==> flow/design.v <==
`default_nettype none
module iso7816_core #(
	parameter integer EXT_IOREG = 1
)(
	input  wire io_i,
	output reg  io_o,
	output reg  io_oe,
	input  wire  [7:0] tx_data,
	input  wire        tx_valid,
	output reg         tx_ack,
	output reg   [1:0] tx_status,		 
	output wire  [7:0] rx_data,
	output reg         rx_stb,
	output reg   [1:0] rx_status,		 
	input  wire        brg_stb_tx,
	input  wire        brg_stb_rx,
	output wire        brg_txrx,
	output wire        brg_sync,
	output wire        brg_run,
	output wire        wt_clr,
	input  wire        cfg_tx_ena,		 
	input  wire        cfg_tx_nak,		 
	input  wire  [2:0] cfg_tx_tries,	 
	input  wire [11:0] cfg_tx_GT,		 
	input  wire        cfg_rx_ena,		 
	input  wire        cfg_rx_nak,		 
	input  wire clk,
	input  wire rst
);
	localparam
		ST_IDLE          = 0,
		ST_TX_START      = 1,
		ST_TX_BITS       = 2,
		ST_TX_STOP       = 3,
		ST_TX_CHECK      = 4,
		ST_TX_PAUSE      = 5,
		ST_RX_START      = 6,
		ST_RX_BITS       = 7,
		ST_RX_CHECK      = 8,
		ST_RX_NAK        = 9,
		ST_RX_STOP       = 10
		;
	reg [3:0] state;
	reg [3:0] state_nxt;
	reg  [1:0] io_i_sync;
	reg        io_i_fall;
	wire       io_i_val;
	wire       sr_in;
	wire       sr_load;
	wire       sr_ce;
	reg  [8:0] sr_data;
	wire       sr_parity;
	reg  [3:0] sr_bitcnt;
	wire       sr_bitcnt_last;
	reg [11:0] tx_gt_timer;
	wire       tx_gt_ce;
	wire       tx_gt_dec;
	wire       tx_gt_ready;
	reg [ 3:0] tx_retry_cnt;
	reg        tx_retry_ce;
	reg        tx_retry_dec;
	wire       tx_retry_last;
	reg        tx_retried;
	wire       rx_parity_ok;
	reg        rx_retried;
	always @(posedge clk)
	begin
		if (rst)
			state <= ST_IDLE;
		else
			state <= state_nxt;
	end
	always @(*)
	begin
		state_nxt = state;
		case (state)
			ST_IDLE:
				if (cfg_rx_ena & io_i_fall)
					state_nxt = ST_RX_START;
				else if (cfg_tx_ena & tx_valid & tx_gt_ready & brg_stb_tx)
					state_nxt = ST_TX_START;
			ST_TX_START:
				if (brg_stb_tx)
					state_nxt = ST_TX_BITS;
			ST_TX_BITS:
				if (brg_stb_tx & sr_bitcnt_last)
					state_nxt = ST_TX_STOP;
			ST_TX_STOP:
				if (brg_stb_rx)
					state_nxt = ST_TX_CHECK;
			ST_TX_CHECK:
				if (brg_stb_rx)
					state_nxt = io_i_val ? ST_IDLE : ST_TX_PAUSE;
			ST_TX_PAUSE:
				if (brg_stb_rx)
					state_nxt = ST_IDLE;
			ST_RX_START:
				if (brg_stb_rx)
					state_nxt = io_i_val ? ST_IDLE : ST_RX_BITS;
			ST_RX_BITS:
				if (brg_stb_rx & sr_bitcnt_last)
					state_nxt = ST_RX_CHECK;
			ST_RX_CHECK:
				if (~cfg_rx_nak || rx_parity_ok)
					state_nxt = ST_RX_STOP;
				else if (brg_stb_tx)
					state_nxt = ST_RX_NAK;
			ST_RX_NAK:
				if (brg_stb_tx)
					state_nxt = ST_IDLE;
			ST_RX_STOP:
				if (brg_stb_rx)
					state_nxt = ST_IDLE;
		endcase
	end
	assign brg_run  = 1'b1;
	assign brg_sync = (state == ST_IDLE) & io_i_fall;
	assign brg_txrx = 1'b0;	 
	assign wt_clr = io_i_fall;
	if (EXT_IOREG)
		always @(*)
			io_i_sync[0] = io_i;
	else
		always @(posedge clk)
			io_i_sync[0] <= io_i;
	always @(posedge clk)
	begin
		io_i_sync[1] <=  io_i_sync[0];
		io_i_fall    <= ~io_i_sync[0] & io_i_sync[1];
	end
	assign io_i_val = io_i_sync[1];
	always @(posedge clk)
	begin
		io_oe <= 1'b0;
		io_o  <= 1'bx;
		case (state)
			ST_RX_NAK: begin
				io_oe <= 1'b1;
				io_o  <= 1'b0;
			end
			ST_TX_START: begin
				io_oe <= 1'b1;
				io_o  <= 1'b0;
			end
			ST_TX_BITS: begin
				io_oe <= 1'b1;
				io_o  <= sr_data[0];
			end
			ST_TX_STOP: begin
				io_oe <= 1'b1;
				io_o  <= 1'b1;
			end
		endcase
	end
	assign sr_load = (state == ST_TX_START);
	assign sr_ce   = ((state == ST_RX_BITS) & brg_stb_rx) |
	                 ((state == ST_TX_BITS) & brg_stb_tx) |
	                 sr_load;
	always @(posedge clk)
		if (sr_ce)
			sr_data <= sr_load ?
				{ sr_parity, tx_data } :
				{ io_i_val, sr_data[8:1] };
	assign sr_parity = ^sr_data[7:0];
	always @(posedge clk)
		if ((state != ST_RX_BITS) && (state != ST_TX_BITS))
			sr_bitcnt <= 4'h7;
		else
			sr_bitcnt <= sr_bitcnt + {4{sr_ce}};
	assign sr_bitcnt_last = sr_bitcnt[3];
	always @(posedge clk or posedge rst)
		if (rst)
			tx_gt_timer <= 0;
		else if (tx_gt_ce)
			tx_gt_timer <= tx_gt_dec ? (tx_gt_timer + {12{tx_gt_dec}}) : cfg_tx_GT;
	assign tx_gt_ce    = (state == ST_TX_START) | ((state == ST_IDLE) & ~tx_gt_ready & brg_stb_tx);
	assign tx_gt_dec   = (state == ST_IDLE);
	assign tx_gt_ready = tx_gt_timer[11];
	always @(posedge clk or posedge rst)
		if (rst)
			tx_retry_cnt <= 0;
		else if (tx_retry_ce)
			tx_retry_cnt <= tx_retry_dec ? (tx_retry_cnt + {4{tx_retry_dec}}) : { 1'b0, cfg_tx_tries };
	always @(posedge clk or posedge rst)
		if (rst)
			tx_retried <= 1'b0;
		else if (tx_retry_ce)
			tx_retried <= tx_retry_dec;
	always @(*)
	begin
		tx_retry_ce  = 1'b0;
		tx_retry_dec = 1'bx;
		if ((state == ST_IDLE) & ~tx_retried) begin
			tx_retry_ce  = 1'b1;
			tx_retry_dec = 1'b0;
		end
		else if ((state == ST_TX_CHECK) & brg_stb_rx) begin
			if (io_i_val) begin
				tx_retry_ce  = 1'b1;
				tx_retry_dec = 1'b0;
			end else if (tx_retry_last) begin
				tx_retry_ce  = 1'b1;
				tx_retry_dec = 1'b0;
			end else begin
				tx_retry_ce  = 1'b1;
				tx_retry_dec = 1'b1;
			end
		end
	end
	assign tx_retry_last = tx_retry_cnt[3];
	always @(posedge clk)
	begin
		tx_ack    <= 1'b0;
		tx_status <= 2'bxx;
		if ((state == ST_TX_CHECK) & brg_stb_rx) begin
			if (cfg_tx_nak) begin
				if (io_i_val) begin
					tx_ack    <= 1'b1;
					tx_status <= { 1'b0, tx_retried };
				end else if (tx_retry_last) begin
					tx_ack    <= 1'b1;
					tx_status <= 2'b11;
				end
			end else begin
				tx_ack    <= 1'b1;
				tx_status <= 2'b00;
			end
		end
	end
	assign rx_parity_ok = sr_parity == sr_data[8];
	always @(posedge clk)
		if (rst)
			rx_retried <= 1'b0;
		else
			rx_retried <= (rx_retried | (state == ST_RX_NAK)) & ~((state == ST_RX_STOP) & brg_stb_rx);
	assign rx_data = sr_data[7:0];
	always @(posedge clk)
	begin
		rx_stb    <= 1'b0;
		rx_status <= 2'bxx;
		if ((state == ST_RX_NAK) & brg_stb_tx) begin
			rx_stb    <= 1'b1;
			rx_status <= 2'b10;
		end
		if ((state == ST_RX_STOP) & brg_stb_rx) begin
			rx_stb    <= 1'b1;
			if (~rx_parity_ok)
				rx_status <= 2'b10;
			else if (~io_i_val)
				rx_status <= 2'b11;
			else
				rx_status <= { 1'b0, rx_retried };
		end
	end
endmodule  
=== From RTL to reports: iso7816_core ===
Tool output for the design above, in the order of the flow.
Line numbers count from 1 in the design file above.
Library cell names are shortened.
The mark -- stands for no value.

* Top module: iso7816_core
* Clock port: clk
* Cell library: sky130hd
* Library corner: tt_025C_1v80

=== Word-level counts ===
Counts by Yosys on the flattened word-level netlist (proc, flatten, opt, wreduce; memories kept). Register bits leave out memories and registers merged into their read ports (data or address). Print and check cells are left out. Cells with the same type and inputs are merged into one.

* Flip-flop bits (word level): 45
* Input bits: 33
* Output and inout bits: 20
* Cells after elaboration: 114

* Add/subtract/negate cells: 3
* Eq/ne operators: 23
* Muxes and demuxes: 38
* Bitwise operators: 26
* Reduce/logical cells: 9

{| class="wikitable"
|+ Operators by type and width
! cell !! count
|-
| 4-bit 2-to-1 mux || 13
|-
| 4-bit case mux with 10-bit select || 1
|-
| 1-bit AND || 17
|-
| 4-bit by 3-bit == test with 1-bit output (second input constant) || 4
|-
| 2-bit 2-to-1 mux || 8
|-
| 2-bit != test (second input constant) || 7
|-
| 12-bit adder || 1
|-
| 4-bit == test (second input constant) || 3
|-
| 12-bit 2-to-1 mux || 1
|-
| 11-bit AND reduction || 1
|-
| 1-bit 2-to-1 mux || 11
|-
| 10-bit nonzero test || 1
|-
| 9-bit 2-to-1 mux || 1
|-
| 4-bit by 2-bit == test with 1-bit output (second input constant) || 2
|-
| 4-bit adder || 2
|-
| 8-bit XOR reduction || 1
|-
| 3-bit 2-to-1 mux || 2
|-
| 1-bit inverter || 5
|-
| 1-bit OR || 4
|-
| 2-bit OR reduction || 2
|-
| 4-bit by 1-bit == test with 1-bit output (second input constant) || 1
|-
| 4-bit by 2-bit != test with 1-bit output (second input constant) || 1
|-
| 4-bit by 3-bit != test with 1-bit output (second input constant) || 1
|-
| 4-bit zero test || 1
|-
| 4-bit OR reduction || 1
|-
| 3-bit by 1-bit != test with 1-bit output (second input constant) || 1
|-
| 3-bit != test (second input constant) || 1
|-
| 1-bit case mux with 3-bit select || 1
|}

Other operator kinds: 4; their cells: 4.

=== Logic depth ===
Depth = most cells in a row (Yosys ltp): at word level without a register or memory, in the mapped netlist without a sequential cell, where the memories' decode and read muxes count.

* Depth in word-level cells: 6
* ABC_AREA: 1
* Gate-level depth with buffers: 11
* Gate-level depth less buffers: 11

=== Netlist ===
Source: synth_stat.txt of the flow (Yosys; design flattened, memories mapped). It holds for the ABC_AREA given above (unset counts as 0); a run with the other value may have another netlist.
The area totals of this step are shown rounded.

{| class="wikitable"
|+ Cells by type
! cell type !! count !! area in all (sq um)
|-
| nand2_1 || 146 || 548.026
|-
| dfxtp_1 || 26 || 520.499
|-
| dfrtp_1 || 17 || 425.408
|-
| edfxtp_1 || 9 || 270.259
|-
| inv_1 || 59 || 221.462
|-
| ha_1 || 16 || 200.192
|-
| nor2_1 || 47 || 176.419
|-
| o21ai_0 || 29 || 145.139
|-
| nand3_1 || 25 || 125.12
|-
| buf_4 || 10 || 75.072
|-
| fa_1 || 3 || 60.058
|-
| a21oi_1 || 10 || 50.048
|-
| xor2_1 || 4 || 35.034
|-
| buf_6 || 3 || 33.782
|-
| nand4_1 || 5 || 31.28
|-
| o211ai_1 || 4 || 30.029
|-
| xnor2_1 || 3 || 26.275
|-
| o21ai_1 || 5 || 25.024
|}

Not listed: further types 19, cells in them 32.

* Mapped cells: 453
* Synthesis area: 0.00323 sq mm
* Area of sequential cells: 0.00122 sq mm
* Mapped flip-flops: 52
* Buffer cells: 16

=== Timing after synthesis ===
Source: OpenSTA report_checks on the synthesized netlist (no wires, ideal clock, input and output delay 20% of the period each), path of least setup slack; recovery checks are left aside. Register names are those of the netlist, which keeps one name where synthesis merged equal registers.

* Kind: input to register
* From: in brg_stb_rx
* To: reg sr_bitcnt[1]
* Clock period: 2.77 ns
* Input delay: 0.554 ns
* Library setup time: 0.120 ns
* Time at the first pin: 0.554 ns
* Arrival: 1.952 ns
* Data required time: 2.650 ns
* Slack: 0.698 ns
* Delay of the path: 1.518 ns
* Driving pins on the path: 5
* Buffers on the path: 0
* Synthesis period reached: 2.072 ns

"delay of the path" is the arrival time less input delay plus setup time.
"driving pins on the path": output pins that drive a net of the path, with the launching flip-flop's if there is one; two outputs of one cell count as two.
"synthesis period reached" is the clock period less the worst setup slack; recovery checks do not enter. This is arithmetic on one report: input and output delays are still those of the set period (20% each).
Between the ends stands the longest chain of elaborated cells between them, by number of cells; it is not shown to be the way that was timed. Of several equally long chains one is given.
Each line given opens the expression or statement behind the cell; cells for indexed reads and writes are added by Yosys, which also makes memories of some case tables.

* Path through: inv_1 -> o21ai_2 -> ha_1 -> fa_1 -> or2_1
* Cells in the longest elaborated chain: 4
* Elaborated cells on any way between the ends: 4
* RTL lines with such cells: 2
* Those cells by class: add/sub (1); logic (3)

{| class="wikitable"
|+ RTL lines, path after synthesis
! item !! line !! source
|-
| start, declared || 16 || <nowiki>input wire brg_stb_rx,</nowiki>
|-
| 1-bit AND || 156 || <nowiki>assign sr_ce = ((state == ST_RX_BITS) & brg_stb_rx) |</nowiki>
|-
| 1-bit OR (2 in a row) || 156 ||
|-
| 4-bit adder || 169 || <nowiki>sr_bitcnt <= sr_bitcnt + {4{sr_ce}};</nowiki>
|-
| end, assigned || 167 || <nowiki>sr_bitcnt <= 4'h7;</nowiki>
|-
| end, assigned || 169 ||
|-
| end, declared || 53 || <nowiki>reg [3:0] sr_bitcnt;</nowiki>
|}

=== Worst path after layout ===
Path of least setup slack in the final report of entry A (OpenROAD, finished layout, wires in). Where an end is a register, its clock arrival counts in the times.

* Kind: register to register
* From: reg state
* To: reg tx_retry_cnt[2]
* Clock period: 2.24 ns
* Library setup time: 0.07 ns
* Time at the first pin: 0.29 ns
* Arrival: 2.00 ns
* Data required time: 2.46 ns
* Slack: 0.46 ns
* Driving pins on the path: 11
* Buffers on the path: 1

An end named without its bit number is one bit of that signal or, where synthesis recoded a state register, one of its new flip-flops.

* Path through: dfxtp_4 -> buf_12 -> nand2_1 -> nand2_2 -> inv_4 -> nand2_2 -> fa_1 -> xor2_1 -> nand2_1 -> o21ai_0 -> o21ai_0

{| class="wikitable"
|+ RTL lines, path post-layout
! item !! line !! source
|-
| start, declared || 43 || <nowiki>reg [3:0] state;</nowiki>
|-
| start, assigned || 69 || <nowiki>state <= ST_IDLE;</nowiki>
|-
| start, assigned || 71 || <nowiki>state <= state_nxt;</nowiki>
|-
| end, assigned || 181 || <nowiki>tx_retry_cnt <= 0;</nowiki>
|-
| end, assigned || 183 || <nowiki>tx_retry_cnt <= tx_retry_dec ? (tx_retry_cnt + {4{tx_retry_dec}}) : { 1'b0, cfg_tx_tries };</nowiki>
|-
| end, declared || 59 || <nowiki>reg [ 3:0] tx_retry_cnt;</nowiki>
|}

Chain of elaborated cells between the ends: none given.
Nets of the timed path that keep an RTL name, with a line that drives or declares them; the list need not be complete.

{| class="wikitable"
|+ Nets with RTL names, path post-layout
! signal !! line !! source
|-
| tx_retry_dec || 193 || <nowiki>if ((state == ST_IDLE) & ~tx_retried) begin</nowiki>
|}

Subject: iso7816_core on sky130hd, stored results

Hello all,

Settings and measured results of 2 stored flow runs for module iso7816_core (sky130hd), not sorted in any way. The constraints put input and output delay at 20% of the set period each and load the outputs with 0.01 pF.
"total power after layout" is the tool's figure for a default switching activity; nothing was simulated.
The measured numbers are rounded.

=== Entry A ===
{| class="wikitable"
! Setting !! Value
|-
| period_ns || 2.24
|-
| CORE_UTILIZATION || 24
|-
| SETUP_SLACK_MARGIN || 0.48
|-
| PLACE_DENSITY || 0.53
|-
| CELL_PAD_IN_SITES_GLOBAL_PLACEMENT || 1
|-
| TNS_END_PERCENT || 10
|-
| ABC_AREA || 1
|-
| CTS_CLUSTER_SIZE || 98
|-
| SLEW_MARGIN || 20
|-
| CAP_MARGIN || 20
|-
| CORE_MARGIN || 2
|-
! Result !! Value
|-
| Utilization after layout || 0.325
|-
| Final setup TNS || 0.000 ns
|-
| Worst setup slack after layout || 0.462 ns
|-
| Total power after layout || 3,930 µW
|-
| Total die area || 0.0144 sq mm
|-
| Chip area in the Yosys report || 0.00323 sq mm
|}

=== Entry B ===
{| class="wikitable"
! Setting !! Value
|-
| period_ns || 4.04
|-
| CORE_UTILIZATION || 64
|-
| SETUP_SLACK_MARGIN || 0.36
|-
| PLACE_DENSITY_LB_ADDON || 0.24
|-
| CORE_MARGIN || 9
|-
| CELL_PAD_IN_SITES_GLOBAL_PLACEMENT || 1
|-
| ABC_AREA || 1
|-
| GPL_TIMING_DRIVEN || 0
|-
| CAP_MARGIN || 0
|-
| SLEW_MARGIN || 10
|-
| MAX_ROUTING_LAYER || met4
|}
Incomplete, placement halted on FLW-0024.

Thanks
