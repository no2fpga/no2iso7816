==> flow/design.v <==
`default_nettype none
module iso7816_brg_sync #(
	parameter integer TXRX_LAG = 0,
	parameter integer W = 15
)(
	output wire stb_tx,
	output wire stb_rx,
	input  wire txrx,				 
	input  wire sync,
	input  wire run,
	input  wire [W-1:0] cfg_Fs,
	input  wire [W-1:0] cfg_Ds_n,		 
	input  wire [W-1:0] cfg_init,
	input  wire clk,
	input  wire rst
);
	(* keep *) reg          c_fb_ena;
	(* keep *) reg  [  1:0] c_k_sel;
	(* keep *) reg          c_zero_n;
	wire [W  :0] acc_fb_add;	 
	wire [W-1:0] acc_k_mux;		 
	wire [W  :0] acc_nxt;		 
	reg  [W  :0] acc;
	assign acc_fb_add = c_fb_ena ? (acc + {cfg_Ds_n[W-1], cfg_Ds_n}) : {cfg_Ds_n[W-1], cfg_Ds_n};
	assign acc_k_mux  = (c_k_sel[0] ? cfg_init : cfg_Fs) & {W{c_k_sel[1]}};
	assign acc_nxt = (acc_fb_add + {1'b0, acc_k_mux } + 1'b1) & {(W+1){c_zero_n}};
	always @(posedge clk)
		if (rst)
			acc <= 0;
		else
			acc <= acc_nxt;
	assign stb_tx = acc[W];
	generate
		if (TXRX_LAG) begin
			reg [TXRX_LAG-1:0] stb_delay;
			always @(posedge clk)
				if (sync)
					stb_delay <= 0;
				else
					stb_delay <= { stb_delay[TXRX_LAG-2:0], stb_tx };
			assign stb_rx = stb_delay[TXRX_LAG-1];
		end else begin
			assign stb_rx = stb_tx;
		end
	endgenerate
	always @(*)
	begin
		c_fb_ena <= 1'bx;
		c_k_sel  <= 2'bxx;
		c_zero_n <= 1'b0;
		if (sync) begin
			c_fb_ena <= 1'b0;
			c_k_sel  <= txrx ? 2'b0x : 2'b11;
			c_zero_n <= 1'b1;
		end else if (run) begin
			c_fb_ena <= 1'b1;
			c_k_sel  <= acc[W] ? 2'b10 : 2'b0x;
			c_zero_n <= 1'b1;
		end
	end
endmodule  
# Tool chain data of iso7816_brg_sync

What the tools print for iso7816_brg_sync, step after step.
Line numbers count from 1 in the design file above.
Operators: Yosys type, input widths -> output width; for muxes data width and select width s.
Library cell names are shortened.
A cell with n/a has no value.

Design top: iso7816_brg_sync
Clock input: clk
Cell library: sky130hd
Corner: tt_025C_1v80

# Word-level counts

Counts by Yosys on the flattened word-level netlist (proc, flatten, opt, wreduce; memories kept). Register bits leave out memories and registers merged into their read ports (data or address); mux counts leave out enables and synchronous resets folded into registers. Print and check cells are left out. Cells with the same type and inputs are merged into one.

Bits in registers: 16
Input port bits: 50
Output and inout bits: 2
Word-level cells: 16

Add/subtract/negate cells: 3
Multiplexer cells: 10
Bitwise logic cells: 2

Operator list:

| kind                  | number |
| $add 16x1->16 const B | 1 |
| $add 16x15->16        | 1 |
| $add 16x16->16        | 1 |
| $and 16x16->16        | 1 |
| $mux 16               | 1 |
| $and 15x15->15        | 1 |
| $mux 15               | 1 |
| $mux 2                | 4 |
| $mux 1                | 4 |

# Depth

Longest topological path by Yosys (ltp), each cell counted once; first at word level (registers and memories cut), then after technology mapping (sequential cells cut; the memories' decode and read muxes count).

Depth after elaboration: 8
ABC_AREA: 0
Mapped depth: 19
Mapped depth without buffers: 18

# Synthesis result

Source: synth_stat.txt of the flow (Yosys; design flattened, memories mapped). It holds for the ABC_AREA given above (unset counts as 0); a run with the other value may have another netlist.

Cell count: 273
Cell area after synthesis: 2,149.6 um^2
Area of sequential cells: 320.3 um^2
Flip-flops: 16
Buffer cells: 12

Cells by type:

| type     | number | total area (um^2) |
| ha_1     | 30     | 375.36 |
| dfxtp_1  | 16     | 320.307 |
| xor2_1   | 17     | 148.893 |
| a22o_1   | 14     | 122.618 |
| a21oi_1  | 19     | 95.091 |
| o21ai_0  | 19     | 95.091 |
| nor2_1   | 25     | 93.84 |
| nand2_1  | 24     | 90.086 |
| a21o_1   | 11     | 82.579 |
| xnor2_1  | 8      | 70.067 |
| inv_1    | 11     | 41.29 |
| fa_1     | 2      | 40.038 |
| a211oi_1 | 5      | 37.536 |
| and3_1   | 6      | 37.536 |
| nor2b_1  | 5      | 31.28 |
| mux2i_1  | 3      | 30.029 |
| o21a_1   | 4      | 30.029 |
| a31oi_1  | 4      | 25.024 |

Not listed: further types 31, cells in them 50.

# Timing after synthesis

OpenSTA on the mapped netlist: ideal clock, no wires. The path of least setup slack (recovery checks aside). Input and output delay are each 20% of the period. Register names are those of the netlist, which keeps one name where synthesis merged equal registers.

Path kind: in2reg
Start point: in cfg_Ds_n[0]
End point: reg acc[15]
Clock period: 4,660 ps
Input delay: 932 ps
Setup time: 64 ps
Launch time at the first pin: 932 ps
Arrival: 4,049 ps
Data required time: 4,596 ps
Setup slack: 547 ps
Delay of the path: 3,181 ps
Stages on the path: 17
Path buffers: 0
Synthesis period reached: 4,113 ps

"delay of the path" = arrival - input delay + setup time.
"stages on the path" counts driving pins, that of a launching flip-flop among them; a cell with two outputs on the path counts twice.
"synthesis period reached" is the clock period less the worst setup slack; recovery checks do not enter. This is arithmetic on one report: input and output delays are still those of the set period (20% each).
The rows between start and end are the longest chain of elaborated cells between them; the timing report does not say that the signal goes this way. Where chains are equally long, one stands for them.
A line is the first line of the expression or statement that the cell stems from. Yosys adds cells for indexed reads and writes and turns some case tables into memories.

Cell sequence: ha_1 -> inv_1 -> fa_1 -> nor2b_1 -> o21a_1 -> o21ai_0 -> a21oi_1 -> a211oi_1 -> xor2_1 -> o21ai_0 -> ha_1 -> and3_2 -> a221o_1 -> a21o_1 -> a31oi_2 -> xnor3_1 -> nor2_1
Length of the longest elaborated chain: 5
Elaborated cells between the ends (all ways): 5
RTL lines with such cells: 2
Classes of those cells: add/sub (3); mux (1); logic (1)

Ends and longest elaborated chain, after synthesis:

| what            | line | source |
| start, declared | 12   | `input wire [W-1:0] cfg_Ds_n,` |
| $add 16x16->16  | 24   | `assign acc_fb_add = c_fb_ena ? (acc + {cfg_Ds_n[W-1], cfg_Ds_n}) : {cfg_Ds_n[W-1], cfg_Ds_n};` |
| $mux 16         | 24   |  |
| $add 16x15->16  | 26   | `assign acc_nxt = (acc_fb_add + {1'b0, acc_k_mux } + 1'b1) & {(W+1){c_zero_n}};` |
| $add 16x1->16   | 26   |  |
| $and 16x16->16  | 26   |  |
| end, assigned   | 29   | `acc <= 0;` |
| end, assigned   | 31   | `acc <= acc_nxt;` |
| end, declared   | 23   | `reg [W :0] acc;` |

# Worst path after layout

Path of least setup slack in the final report of job 1 (OpenROAD, finished layout, wires in). Where an end is a register, its clock arrival counts in the times.
The path's times are printed in steps of 10 ps; the period is the one set.

Path kind: in2reg
Start point: in cfg_Ds_n[9]
End point: reg acc[15]
Clock period: 3,780 ps
Input delay: 760 ps
Setup time: 70 ps
Launch time at the first pin: 760 ps
Arrival: 3,860 ps
Data required time: 3,950 ps
Setup slack: 90 ps
Stages on the path: 15
Path buffers: 2

The rows between start and end are the longest chain of elaborated cells between them; the timing report does not say that the signal goes this way. Where chains are equally long, one stands for them.

Cell sequence: clkdlybuf4s50_1 -> ha_1 -> buf_4 -> nand2_1 -> nor2_1 -> a211oi_2 -> xor2_1 -> o21ai_1 -> ha_1 -> a21o_2 -> a221o_1 -> a21o_1 -> a31oi_2 -> xnor3_1 -> nor2_1
Length of the longest elaborated chain: 5
Elaborated cells between the ends (all ways): 5
RTL lines with such cells: 2
Classes of those cells: add/sub (3); mux (1); logic (1)

Ends and longest elaborated chain, post-layout:

| what            | line | source |
| start, declared | 12   | `input wire [W-1:0] cfg_Ds_n,` |
| $add 16x16->16  | 24   | `assign acc_fb_add = c_fb_ena ? (acc + {cfg_Ds_n[W-1], cfg_Ds_n}) : {cfg_Ds_n[W-1], cfg_Ds_n};` |
| $mux 16         | 24   |  |
| $add 16x15->16  | 26   | `assign acc_nxt = (acc_fb_add + {1'b0, acc_k_mux } + 1'b1) & {(W+1){c_zero_n}};` |
| $add 16x1->16   | 26   |  |
| $and 16x16->16  | 26   |  |
| end, assigned   | 29   | `acc <= 0;` |
| end, assigned   | 31   | `acc <= acc_nxt;` |
| end, declared   | 23   | `reg [W :0] acc;` |

Lab notebook: iso7816_brg_sync

Measured results for iso7816_brg_sync: 2 stored runs of the Yosys and OpenROAD flow on sky130hd. The settings differ; the order carries no meaning. The constraints put input and output delay at 20% of the set period each and load the outputs with 0.01 pF.
"period achieved" is the run's clock period less its worst setup slack. It is reckoned from that one timing run; input and output delays stay at 20% of the period that was set.
"allowed time less slack (worst setup path)": the worst setup path's part of the clock period (all of it between registers, 20% less for each end at a port) less its slack. A launch clock that arrives late makes it longer, a capture clock that arrives late makes it shorter.
"total power after layout" is the tool's figure for a default switching activity; nothing was simulated.
"allowed time less slack (worst setup path)" is known to 10 ps.

## Job 1

==> flow/run.sh <==
#!/bin/bash
# the make line also repeats the synthesis and layout settings of config.mk as NAME=value (left out here)
make -C /OpenROAD-flow-scripts/flow DESIGN_CONFIG=/design/flow/config.mk WORK_HOME=/design/flow/orfs CLKGATE_MAP_FILE= finish
==> flow/config.mk <==
export PLATFORM = sky130hd
export DESIGN_NAME = iso7816_brg_sync
export DESIGN_NICKNAME = iso7816_brg_sync
export VERILOG_FILES = /design/flow/design.v
export SDC_FILE = /design/flow/constraint.sdc
export NUM_CORES = 4
export LEC_CHECK = 0
export CAP_MARGIN = 20
export CORE_ASPECT_RATIO = 0.8
export CORE_MARGIN = 2
export CORE_UTILIZATION = 31
export CTS_CLUSTER_DIAMETER = 197
export MAX_ROUTING_LAYER = met4
export SLEW_MARGIN = 15
==> flow/constraint.sdc <==
create_clock -name core_clock -period 3.78 [get_ports {clk}]
set_input_delay 0.7560 -clock core_clock [delete_from_list [all_inputs] [get_ports {clk}]]
set_output_delay 0.7560 -clock core_clock [all_outputs]
set_load 0.01 [all_outputs]

| result of job 1 | value |
|---|---|
| worst hold slack after layout | 897 ps |
| worst slack on setup checks | 89 ps |
| final setup TNS | 0 ps |
| total power after layout | 1.621 mW |
| allowed time less slack (worst setup path) | 2,930 ps |
| class of the worst setup path | in2reg |
| utilization | 53.7 % |
| period achieved | 3,691 ps |
| standard-cell area after routing | 3,647.2 um^2 |
| post-synthesis cell area | 2,149.6 um^2 |
| die footprint | 7,599.1 um^2 |

## Job 2

==> flow/run.sh <==
#!/bin/bash
# the make line also repeats the synthesis and layout settings of config.mk as NAME=value (left out here)
make -C /OpenROAD-flow-scripts/flow DESIGN_CONFIG=/design/flow/config.mk WORK_HOME=/design/flow/orfs CLKGATE_MAP_FILE= finish
==> flow/config.mk <==
export PLATFORM = sky130hd
export DESIGN_NAME = iso7816_brg_sync
export DESIGN_NICKNAME = iso7816_brg_sync
export VERILOG_FILES = /design/flow/design.v
export SDC_FILE = /design/flow/constraint.sdc
export NUM_CORES = 4
export LEC_CHECK = 0
export CAP_MARGIN = 20
export CORE_MARGIN = 8
export CORE_UTILIZATION = 38
export CTS_CLUSTER_SIZE = 23
export GPL_ROUTABILITY_DRIVEN = 0
export GPL_TIMING_DRIVEN = 1
export MIN_ROUTING_LAYER = met1
export SETUP_SLACK_MARGIN = 1.25
export SLEW_MARGIN = 20
==> flow/constraint.sdc <==
create_clock -name core_clock -period 6.53 [get_ports {clk}]
set_input_delay 1.3060 -clock core_clock [delete_from_list [all_inputs] [get_ports {clk}]]
set_output_delay 1.3060 -clock core_clock [all_outputs]
set_load 0.01 [all_outputs]

| result of job 2 | value |
|---|---|
| worst hold slack after layout | 883 ps |
| worst slack on setup checks | 1,553 ps |
| final setup TNS | 0 ps |
| total power after layout | 0.6562 mW |
| allowed time less slack (worst setup path) | 3,670 ps |
| class of the worst setup path | in2reg |
| utilization | 50.0 % |
| period achieved | 4,977 ps |
| standard-cell area after routing | 2,737.6 um^2 |
| post-synthesis cell area | 2,149.6 um^2 |
| die footprint | 8,299.2 um^2 |
